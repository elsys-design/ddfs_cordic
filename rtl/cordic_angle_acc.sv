==> flow/design.v <==
module cordic_angle_acc
    #(
        parameter FREQ_START  = 1000000,
        parameter CLK_FREQ    = 100000000,
        parameter ANGLE_WIDTH = 24,
        parameter PARAM_WIDTH = 32
    )
    (
        input  logic                     clk,
        input  logic                     rst_n,
        input  logic [7:0]               freq_i,
        output logic [ANGLE_WIDTH-1:0]   angle_o
    );
    localparam logic [2*PARAM_WIDTH-1:0] basic_inc  = ((2**PARAM_WIDTH - 1) << (PARAM_WIDTH));
    localparam logic [2*PARAM_WIDTH-1:0] basic_step = basic_inc / CLK_FREQ * FREQ_START;
    logic [7:0]               freq,  next_freq;
    logic [PARAM_WIDTH-1:0]   angle, next_angle;
    logic [2*PARAM_WIDTH-1:0] step;
    assign step = basic_step * freq_i;  
    assign angle_o = angle[PARAM_WIDTH-1:PARAM_WIDTH-ANGLE_WIDTH];
    always_ff @(posedge clk, negedge rst_n) begin
        if(!rst_n) begin
            angle <= 0;
        end else begin
            angle <= angle + step[2*PARAM_WIDTH-1:PARAM_WIDTH];
        end
    end
endmodule
Reports on cordic_angle_acc
The steps from the RTL of cordic_angle_acc to its reports follow in flow order.
Line numbers count from 1 in the design file above.
Library cell names are shortened.
{"block": "design", "top": "cordic_angle_acc", "clock": "clk", "library": "sky130hd", "pvt_corner": "tt_025C_1v80"}

Word level
Yosys after proc, flatten, opt, wreduce and memory -nomap, before mapping. Enables and synchronous resets that opt folds into registers are not counted as muxes. Memory bits, and registers merged into a memory's read port (data or address), are not among the register bits. Print and check cells are not counted. Equal cells are merged and count once.
{"block": "bits", "output_inout_bits": 24, "reg_bits": 32, "inputBits": 10}
{"block": "classes", "mul": 1, "addsub": 1}
{"block": "op_table", "op": "multiplier 51 x 8 -> 57 bit (first input constant)", "count": 1}
{"block": "op_table", "op": "adder 32 bit", "count": 1}

Depth
Longest topological path by Yosys (ltp), each cell counted once; first at word level (registers and memories cut), then after technology mapping (sequential cells cut; the memories' decode and read muxes count).
{"block": "depth", "ltp_word": 2, "ABC_AREA": 1, "depth_mapped": 33, "depth_no_buf": 33}

Netlist
Yosys stat after the flow's synthesis: flattened, memories mapped to cells. It holds for the ABC_AREA given above (unset counts as 0); a run with the other value may have another netlist.
Totals and module areas in this step are rounded.
{"block": "types", "cell_type": "ha_1", "count": 149}
{"block": "types", "cell_type": "fa_1", "count": 66}
{"block": "types", "cell_type": "nand2_1", "count": 305}
{"block": "types", "cell_type": "inv_1", "count": 283}
{"block": "types", "cell_type": "dfrtp_1", "count": 32}
{"block": "types", "cell_type": "a21oi_1", "count": 117}
{"block": "types", "cell_type": "nor2_1", "count": 144}
{"block": "types", "cell_type": "nand3_1", "count": 63}
{"block": "types", "cell_type": "xor2_1", "count": 32}
{"block": "types", "cell_type": "o21ai_0", "count": 47}
{"block": "types", "cell_type": "buf_4", "count": 24}
{"block": "types", "cell_type": "xnor2_1", "count": 16}
{"block": "types", "cell_type": "o21bai_1", "count": 18}
{"block": "types", "cell_type": "nand4_1", "count": 14}
{"block": "types", "cell_type": "a21o_1", "count": 10}
{"block": "types", "cell_type": "nor2_2", "count": 12}
{"block": "types", "cell_type": "inv_2", "count": 15}
{"block": "types", "cell_type": "o21ai_1", "count": 11}
Not listed: further types 19, cells in them 57.
{"block": "synth_totals", "buf_cells": 25, "yosys_area_um2": 9390, "cells": 1415, "flip_flops": 32}

Timing after synthesis
OpenSTA on the mapped netlist: ideal clock, no wires. The path of least setup slack (recovery checks aside). Input and output delay are each 20% of the period. Register names are those of the netlist, which keeps one name where synthesis merged equal registers.
{"block": "synth_path", "path_type": "input to register", "from": "input port freq_i[2]", "to": "register angle[28]", "path_slack_ns": 4.199, "path_buffers": 0, "path_delay_ns": 4.681, "arrival_time_ns": 6.822, "input_delay_ns": 2.220, "clock_period_ns": 11.1, "path_stages": 24, "synth_period_reached_ns": 6.901}
"path_delay_ns" = arrival - input delay + setup time.
"path_stages" counts driving pins, that of a launching flip-flop among them; a cell with two outputs on the path counts twice.
"synth_period_reached_ns" is the clock period less the worst setup slack; recovery checks do not enter. This is arithmetic on one report: input and output delays are still those of the set period (20% each).
The rows between start and end are the longest chain of elaborated cells between them; the timing report does not say that the signal goes this way. Where chains are equally long, one stands for them.
A line is the first line of the expression or statement that the cell stems from. Yosys adds cells for indexed reads and writes and turns some case tables into memories.
{"block": "synth_via", "path_cell_list": "fa_1 -> ha_1 -> inv_1 -> fa_1 -> inv_1 -> fa_1 -> ha_1 -> nand2_1 -> inv_1 -> nand2_1 -> nand3_1 -> o21bai_2 -> nand2_1 -> o211ai_1 -> or2_2 -> nand2_1 -> inv_1 -> fa_1 -> o21ai_1 -> a21oi_1 -> o21ai_1 -> nand3_1 -> nand2_1 -> xor2_1", "elab_chain_cells": 2, "cone_cells": 2, "lines_between": 2}
{"block": "synth_rtl", "element": "start, declared", "line": 11, "text": "input  logic [7:0]               freq_i,"}
{"block": "synth_rtl", "element": "multiplier 51 x 8 -> 57 bit", "line": 19, "text": "assign step = basic_step * freq_i;"}
{"block": "synth_rtl", "element": "adder 32 bit", "line": 25, "text": "angle <= angle + step[2*PARAM_WIDTH-1:PARAM_WIDTH];"}
{"block": "synth_rtl", "element": "end, assigned", "line": 23, "text": "angle <= 0;"}
{"block": "synth_rtl", "element": "end, assigned", "line": 25}
{"block": "synth_rtl", "element": "end, declared", "line": 17, "text": "logic [PARAM_WIDTH-1:0]   angle, next_angle;"}

Timing after layout
Path of least setup slack in the final report of run 1 (OpenROAD, finished layout, wires in). Where an end is a register, its clock arrival counts in the times.
{"block": "layout_path", "path_type": "input to register", "from": "input port freq_i[7]", "to": "register angle[26]", "path_buffers": 2, "input_delay_ns": 1.37, "arrival_time_ns": 6.62, "path_slack_ns": 0.44, "path_stages": 23, "clock_period_ns": 6.87}
The rows between start and end are the longest chain of elaborated cells between them; the timing report does not say that the signal goes this way. Where chains are equally long, one stands for them.
{"block": "layout_via", "path_cell_list": "buf_12 -> fa_2 -> xor2_4 -> ha_4 -> buf_4 -> fa_1 -> ha_1 -> ha_1 -> a21oi_1 -> nand2_1 -> o21bai_1 -> a21oi_2 -> nand3_1 -> nand2_1 -> nand2_2 -> ha_4 -> nand2_1 -> inv_1 -> a21oi_1 -> a21boi_2 -> o211ai_1 -> nand2_1 -> nand2_1", "elab_chain_cells": 2, "cone_cells": 2, "lines_between": 2}
{"block": "layout_rtl", "element": "start, declared", "line": 11, "text": "input  logic [7:0]               freq_i,"}
{"block": "layout_rtl", "element": "multiplier 51 x 8 -> 57 bit", "line": 19, "text": "assign step = basic_step * freq_i;"}
{"block": "layout_rtl", "element": "adder 32 bit", "line": 25, "text": "angle <= angle + step[2*PARAM_WIDTH-1:PARAM_WIDTH];"}
{"block": "layout_rtl", "element": "end, assigned", "line": 23, "text": "angle <= 0;"}
{"block": "layout_rtl", "element": "end, assigned", "line": 25}
{"block": "layout_rtl", "element": "end, declared", "line": 17, "text": "logic [PARAM_WIDTH-1:0]   angle, next_angle;"}

Measured data: module cordic_angle_acc, platform sky130hd, 2 stored runs of the flow under differing settings, order arbitrary. Input and output delays are each 20% of the period that was set; the output load is 0.01 pF.
"clock_period_reached_ns": clock period set for the run, less the worst setup slack. It is reckoned from that one timing run; input and output delays stay at 20% of the period that was set.
"timing.worst_path_ns" means the part of the period allowed to the worst setup path (the constraints hold back 20% at inputs and 20% at outputs) less its slack; where the path has registers, the arrival times of their clocks count too.
Values from the reports are rounded here.

{"run": "run 1", "settings": { "period_ns": 6.87, "CORE_UTILIZATION": 43, "SETUP_SLACK_MARGIN": 1.84, "PLACE_DENSITY_LB_ADDON": 0.27, "HOLD_SLACK_MARGIN": 0.13, "CORE_ASPECT_RATIO": 0.91, "TNS_END_PERCENT": 100, "ABC_AREA": 1, "GPL_TIMING_DRIVEN": 0, "GPL_ROUTABILITY_DRIVEN": 1, "CAP_MARGIN": 30, "MIN_ROUTING_LAYER": "met2", "MAX_ROUTING_LAYER": "met5", "CORE_MARGIN": 2, "SLEW_MARGIN": 20 }, "results": { "final_setup_tns_ns": 0.000, "timing.hold.ws_ns": 0.508, "finish.stdcell_area_um2": 13900, "clock_period_reached_ns": 6.427, "worstSetupSlack_ns": 0.443, "dieArea_um2": 23000, "post_synth_area_um2": 9390, "layout_utilization_pct": 64.9, "timing.worst_path_ns": 5.05, "path_kind": "input to register" }}
{"run": "run 2", "settings": { "period_ns": 4.97, "CORE_UTILIZATION": 22, "PLACE_DENSITY_LB_ADDON": 0.21, "CORE_MARGIN": 2, "CELL_PAD_IN_SITES_GLOBAL_PLACEMENT": 2, "CELL_PAD_IN_SITES_DETAIL_PLACEMENT": 0, "GPL_TIMING_DRIVEN": 0, "GPL_ROUTABILITY_DRIVEN": 0, "MIN_ROUTING_LAYER": "met1", "CAP_MARGIN": 20, "SLEW_MARGIN": 20 }, "results": { "timing.hold.ws_ns": 0.491, "finish.stdcell_area_um2": 10100, "post_synth_area_um2": 7310, "final_setup_tns_ns": -43.2, "worstSetupSlack_ns": -2.15, "timing.worst_path_ns": 6.12, "path_kind": "input to register", "clock_period_reached_ns": 7.118, "layout_utilization_pct": 30.8, "dieArea_um2": 34700 }}
